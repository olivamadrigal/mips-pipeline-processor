==> flow/design.v <==
`timescale 1ns / 1ps
module mips_fpga(input			clk, reset, 
				 output			memwrite,
				 output[ 3:0]	top_an, 
				 output[ 7:0]	top_sseg,
				 input[ 7:0]	switches,
				 output			sinkBit );
	wire[31:0] 	pc, instr, dataadr, writedata, dispDat;
	wire 		clksec;
	reg[ 7:0] 	reg_hex1, reg_hex0;
	clk_gen top_clk(.clk50MHz(clk), .reset(reset), .clksec(clksec));
	mips mips(clksec, reset,writedata, dataadr, 
			     memwrite, switches[4:0], dispDat, pc, instr);	
	disp_hex_mux disp_unit (.clk(clk), .reset(1'b0), 
		.hex3(reg_hex1[7:4]), .hex2(reg_hex1[3:0]), 
		.hex1(reg_hex0[7:4]), .hex0(reg_hex0[3:0]),  
		.dp_in(4'b1111), .an(top_an), .sseg(top_sseg));
	always @ (posedge clk) begin
		reg_hex1 = pc[7:0];
		case ({switches[7],switches[6], switches[5]})
			3'b000:	begin
					reg_hex0 = dispDat[ 7:0];
					end
			3'b001:	begin
					reg_hex0 = instr[ 7:0];
					end
			3'b010:	begin
					reg_hex0 = dataadr[ 7:0];
					end
			3'b011:	begin
					reg_hex0 = writedata[ 7:0];
					end
			3'b100:	begin
					reg_hex0 = instr[ 7:0];
					end
			3'b101:	begin
					reg_hex0 = instr[ 15:8];
					end
			3'b110:	begin
					reg_hex0 = instr[ 23:16];
					end
			3'b111:	begin
					reg_hex0 = instr[ 31:24];
					end
			endcase
	end		
	assign sinkBit = (pc > 0) ^ (instr > 0) ^ (dataadr > 0) ^ (writedata > 0) ^ 
					 (dispDat > 0);
endmodule
module clk_gen(
	input			clk50MHz, reset, 
	output reg		clksec );
	reg 			clk_5KHz;
	integer 		count, count1;
	always@(posedge clk50MHz) begin
		if(reset) begin
			count = 0;
			count1 = 0;
			clksec = 0;
			clk_5KHz =0;
		end else begin
			if (count == 50000000) begin
				clksec = ~clksec;
				count = 0;
			end
			if (count1 == 20000) begin
				clk_5KHz = ~clk_5KHz;
				count1 = 0;
			end
			count = count + 1;
			count1 = count1 + 1;
		end
	end
endmodule
module disp_hex_mux
   (
    input wire clk, reset,
    input wire [3:0] hex3, hex2, hex1, hex0,   
    input wire [3:0] dp_in,              
    output reg [3:0] an,   
    output reg [7:0] sseg  
   );
   localparam N = 18;
   reg [N-1:0] q_reg;
   wire [N-1:0] q_next;
   reg [3:0] hex_in;
   reg dp;
   always @(posedge clk, posedge reset)
      if (reset)
         q_reg <= 0;
      else
         q_reg <= q_next;
   assign q_next = q_reg + 1;
   always @*
      case (q_reg[N-1:N-2])
         2'b00:
            begin
               an =  4'b1110;
               hex_in = hex0;
               dp = dp_in[0];
            end
         2'b01:
            begin
               an =  4'b1101;
               hex_in = hex1;
               dp = dp_in[1];
            end
         2'b10:
            begin
               an =  4'b1011;
               hex_in = hex2;
               dp = dp_in[2];
            end
         default:
            begin
               an =  4'b0111;
               hex_in = hex3;
               dp = dp_in[3];
            end
       endcase
   always @*
   begin
      case(hex_in)
         4'h0: sseg[6:0] = 7'b0000001;
         4'h1: sseg[6:0] = 7'b1001111;
         4'h2: sseg[6:0] = 7'b0010010;
         4'h3: sseg[6:0] = 7'b0000110;
         4'h4: sseg[6:0] = 7'b1001100;
         4'h5: sseg[6:0] = 7'b0100100;
         4'h6: sseg[6:0] = 7'b0100000;
         4'h7: sseg[6:0] = 7'b0001111;
         4'h8: sseg[6:0] = 7'b0000000;
         4'h9: sseg[6:0] = 7'b0000100;
         4'ha: sseg[6:0] = 7'b0001000;
         4'hb: sseg[6:0] = 7'b1100000;
         4'hc: sseg[6:0] = 7'b0110001;
         4'hd: sseg[6:0] = 7'b1000010;
         4'he: sseg[6:0] = 7'b0110000;
         default: sseg[6:0] = 7'b0111000;   
     endcase
     sseg[7] = dp;
   end
endmodule
From RTL to reports: disp_hex_mux
The steps from the RTL of disp_hex_mux to its reports follow in flow order.
Line numbers count from 1 in the design file above.
Operators carry their Yosys type and port widths (W data, S select, Z words).
Cell names lack the library's common part.
Not given: -
- design top: disp_hex_mux
- clock port: clk
- library: sky130hd
- timing corner: tt_025C_1v80

Word-level counts
Counts by Yosys on the flattened word-level netlist (proc, flatten, opt, wreduce; memories kept). Register bits leave out memories and registers merged into their read ports (data or address); mux counts leave out enables and synchronous resets folded into registers. Print and check cells are left out. Cells with the same type and inputs are merged into one.
Memory sizes are those after Yosys's memory passes, which may raise the word count (mostly to a power of two), join words into wider ones and drop unused or constant bits.
- word-level cells at 9
- memory cells: 1
- memory bits (read-only) at 112
- register bits at 18
- noted output and inout bits: 12
- bits of input ports: 22
- add/subtract/negate cells: 1
- mux-type cells: 3
- reduce/logical cells: 1
- eq/ne operators: 2
- memory list (name ; words ; width ; read ports ; wr ports ; RTL line ; RTL):
    (no name shown) ; 16 ; 7 ; 1 ; 0 ; 123 ; case(hex_in)
- operator list (cell ; count):
    $pmux W4 S3 ; 2
    $add A18 B1 Y18 const B ; 1
    $pmux W1 S3 ; 1
    $eq A2 B1 Y1 const B ; 1
    $eq A2 B2 Y1 const B ; 1
    $logic_not A2 Y1 ; 1

Logic depth
Yosys ltp: most cells in a row. Word level: on the elaborated netlist, between registers, memories and ports. Mapped: between sequential cells and ports; inverters and the memories' decode and read muxes count.
- word-level depth: 2
- noted ABC_AREA: 0
- mapped depth at 8
- noted depth with buffers taken out: 7

Synthesis result
The flow's flattened synthesis, as Yosys stat reports it; memories are mapped. The netlist is that of the ABC_AREA named above (0 if unset); the other value can give another one.
The area totals of this step are shown rounded.
- mapped cells: 108
- flip-flops at 18
- noted buffers: 4
- area of sequential cells: 450 um^2
- noted synthesis area: 1180 um^2
- cell types (cell type ; count ; area in all (um^2)):
    dfrtp_1 ; 18 ; 450.432
    xnor2_1 ; 12 ; 105.101
    ha_1 ; 7 ; 87.584
    mux4_1 ; 3 ; 78.826
    mux4_2 ; 3 ; 67.565
    xor2_1 ; 4 ; 35.034
    nand2_1 ; 9 ; 33.782
    nand4_1 ; 5 ; 31.28
    inv_1 ; 8 ; 30.029
    nand3_1 ; 5 ; 25.024
    buf_6 ; 2 ; 22.522
    o22ai_1 ; 3 ; 18.768
    mux2_4 ; 1 ; 15.014
    nor2_1 ; 4 ; 15.014
    o21a_1 ; 2 ; 15.014
    nor2b_4 ; 1 ; 13.763
    nand2b_1 ; 2 ; 12.512
    nor4_1 ; 2 ; 12.512
Other cell types: 15; their cells: 17.

Timing after synthesis
Source: OpenSTA report_checks on the synthesized netlist (no wires, ideal clock, input and output delay 20% of the period each), path of least setup slack; recovery checks are left aside. Register names are those of the netlist, which keeps one name where synthesis merged equal registers.
- path type: input-to-output
- start: input hex3[1]
- end: output sseg[3]
- input delay: 0.778 ns
- noted driving pins on the path: 7
- noted buffers on the path: 0
- delay of the path at 1.205 ns
- noted path slack: 1.129 ns
- noted period: 3.89 ns
- required time at 3.112 ns
- arrival time at 1.983 ns
- output delay: 0.778 ns
- launch time at the first pin: 0.778 ns
- synthesis period reached: 2.761 ns
"delay of the path" = arrival - input delay + setup time.
At an output port there is no setup time.
"driving pins on the path": output pins that drive a net of the path, with the launching flip-flop's if there is one; two outputs of one cell count as two.
"synthesis period reached" = period - worst setup slack (recovery checks aside). The figure is calculated, with input and output delays left at 20% of the set period.
The rows between start and end are the longest chain of elaborated cells between them; the timing report does not say that the signal goes this way. Where chains are equally long, one stands for them.
A line is the first line of the expression or statement that the cell stems from. Yosys adds cells for indexed reads and writes and turns some case tables into memories.
A memory read counts as a cell of the chain, while the word-level depth stops at memories.
- cells stage by stage: mux4_2 -> inv_1 -> ha_1 -> inv_1 -> nor2_1 -> a211oi_1 -> a31oi_1
- noted cells in the longest elaborated chain: 2
- noted elaborated cells between the ends (all ways): 2
- source lines of those cells at 2
- those cells by class: mux: 1; memory: 1
- ends and longest elaborated chain, post-synthesis (element ; RTL line ; RTL):
    start: declaration ; 78 ; input wire [3:0] hex3, hex2, hex1, hex0,
    $pmux W4 S3 ; 95 ; case (q_reg[N-1:N-2])
    $mem_v2 Z16 W7 ; 123 ; case(hex_in)
    end: declaration ; 81 ; output reg [7:0] sseg

Path in the finished layout
Path of least setup slack in the final report of record 2 (OpenROAD, finished layout, wires in). Where an end is a register, its clock arrival counts in the times.
- path type: reg-to-output
- start: register q_reg[16]
- end: output sseg[1]
- launch time at the first pin: 0.28 ns
- output delay: 0.49 ns
- noted period: 2.43 ns
- noted buffers on the path: 2
- noted driving pins on the path: 8
- arrival time at 2.18 ns
- noted path slack: -0.24 ns
- required time at 1.94 ns
The rows between start and end are the longest chain of elaborated cells between them; the timing report does not say that the signal goes this way. Where chains are equally long, one stands for them.
A memory read counts as a cell of the chain, while the word-level depth stops at memories.
- cells stage by stage: dfrtp_2 -> mux4_2 -> buf_4 -> ha_4 -> nand2_2 -> o21a_1 -> o22ai_1 -> buf_2
- noted cells in the longest elaborated chain: 3
- noted elaborated cells between the ends (all ways): 5
- source lines of those cells at 2
- those cells by class: eq/ne: 2; mux: 1; reduce/logical: 1; memory: 1
- ends and longest elaborated chain, post-layout (element ; RTL line ; RTL):
    start: declaration ; 84 ; reg [N-1:0] q_reg;
    start: assignment ; 90 ; q_reg <= 0;
    start: assignment ; 92 ; q_reg <= q_next;
    $eq A2 B2 Y1 ; 95 ; case (q_reg[N-1:N-2])
    $pmux W4 S3 ; 95 ;
    $mem_v2 Z16 W7 ; 123 ; case(hex_in)
    end: declaration ; 81 ; output reg [7:0] sseg

==> results <==
disp_hex_mux through Yosys and OpenROAD on sky130hd: 2 stored runs, unordered, with their settings and measured results. The constraints put input and output delay at 20% of the set period each and load the outputs with 0.01 pF.
"clock period reached" is the run's clock period less its worst setup slack. It is reckoned from that one timing run; input and output delays stay at 20% of the period that was set.
"worst setup path time" means the part of the period allowed to the worst setup path (the constraints hold back 20% at inputs and 20% at outputs) less its slack; where the path has registers, the arrival times of their clocks count too.
"power": no workload was simulated; the value follows from the tool's default switching activity.
Values from the reports are rounded here.

Record 1

==> flow/run.sh <==
#!/bin/bash
# the make line also repeats the synthesis and layout settings of config.mk as NAME=value (left out here)
make -C /OpenROAD-flow-scripts/flow DESIGN_CONFIG=/design/flow/config.mk WORK_HOME=/design/flow/orfs CLKGATE_MAP_FILE= finish
==> flow/config.mk <==
export PLATFORM = sky130hd
export DESIGN_NAME = disp_hex_mux
export DESIGN_NICKNAME = disp_hex_mux
export VERILOG_FILES = /design/flow/design.v
export SDC_FILE = /design/flow/constraint.sdc
export NUM_CORES = 4
export LEC_CHECK = 0
export CAP_MARGIN = 10
export CELL_PAD_IN_SITES_GLOBAL_PLACEMENT = 3
export CORE_MARGIN = 2
export CORE_UTILIZATION = 71
export CTS_CLUSTER_SIZE = 52
export GPL_ROUTABILITY_DRIVEN = 1
export MAX_ROUTING_LAYER = met4
export PLACE_DENSITY_LB_ADDON = 0.21
export SLEW_MARGIN = 25
==> flow/constraint.sdc <==
create_clock -name core_clock -period 1.68 [get_ports {clk}]
set_input_delay 0.3360 -clock core_clock [delete_from_list [all_inputs] [get_ports {clk}]]
set_output_delay 0.3360 -clock core_clock [all_outputs]
set_load 0.01 [all_outputs]

Record 1: did not finish, placement stopped with FLW-0024.

Record 2

==> flow/run.sh <==
#!/bin/bash
# the make line also repeats the synthesis and layout settings of config.mk as NAME=value (left out here)
make -C /OpenROAD-flow-scripts/flow DESIGN_CONFIG=/design/flow/config.mk WORK_HOME=/design/flow/orfs CLKGATE_MAP_FILE= finish
==> flow/config.mk <==
export PLATFORM = sky130hd
export DESIGN_NAME = disp_hex_mux
export DESIGN_NICKNAME = disp_hex_mux
export VERILOG_FILES = /design/flow/design.v
export SDC_FILE = /design/flow/constraint.sdc
export NUM_CORES = 4
export LEC_CHECK = 0
export CAP_MARGIN = 20
export CORE_MARGIN = 2
export CORE_UTILIZATION = 55
export SLEW_MARGIN = 20
==> flow/constraint.sdc <==
create_clock -name core_clock -period 2.43 [get_ports {clk}]
set_input_delay 0.4860 -clock core_clock [delete_from_list [all_inputs] [get_ports {clk}]]
set_output_delay 0.4860 -clock core_clock [all_outputs]
set_load 0.01 [all_outputs]

Measured in record 2:
- noted the standard-cell area after layout: 1750 um^2
- noted the worst-case hold slack: 0.484 ns
- noted the post-route utilization: 87.5%
- noted the chip area in the Yosys report: 1180 um^2
- noted the power: 612 uW
- noted the setup total negative slack: -1.29 ns
- noted the worst setup path time: 2.18 ns
- worst path kind: reg-to-output
- total die area: 2540 um^2
- setup slack of the worst path at -0.241 ns
- clock period reached at 2.671 ns
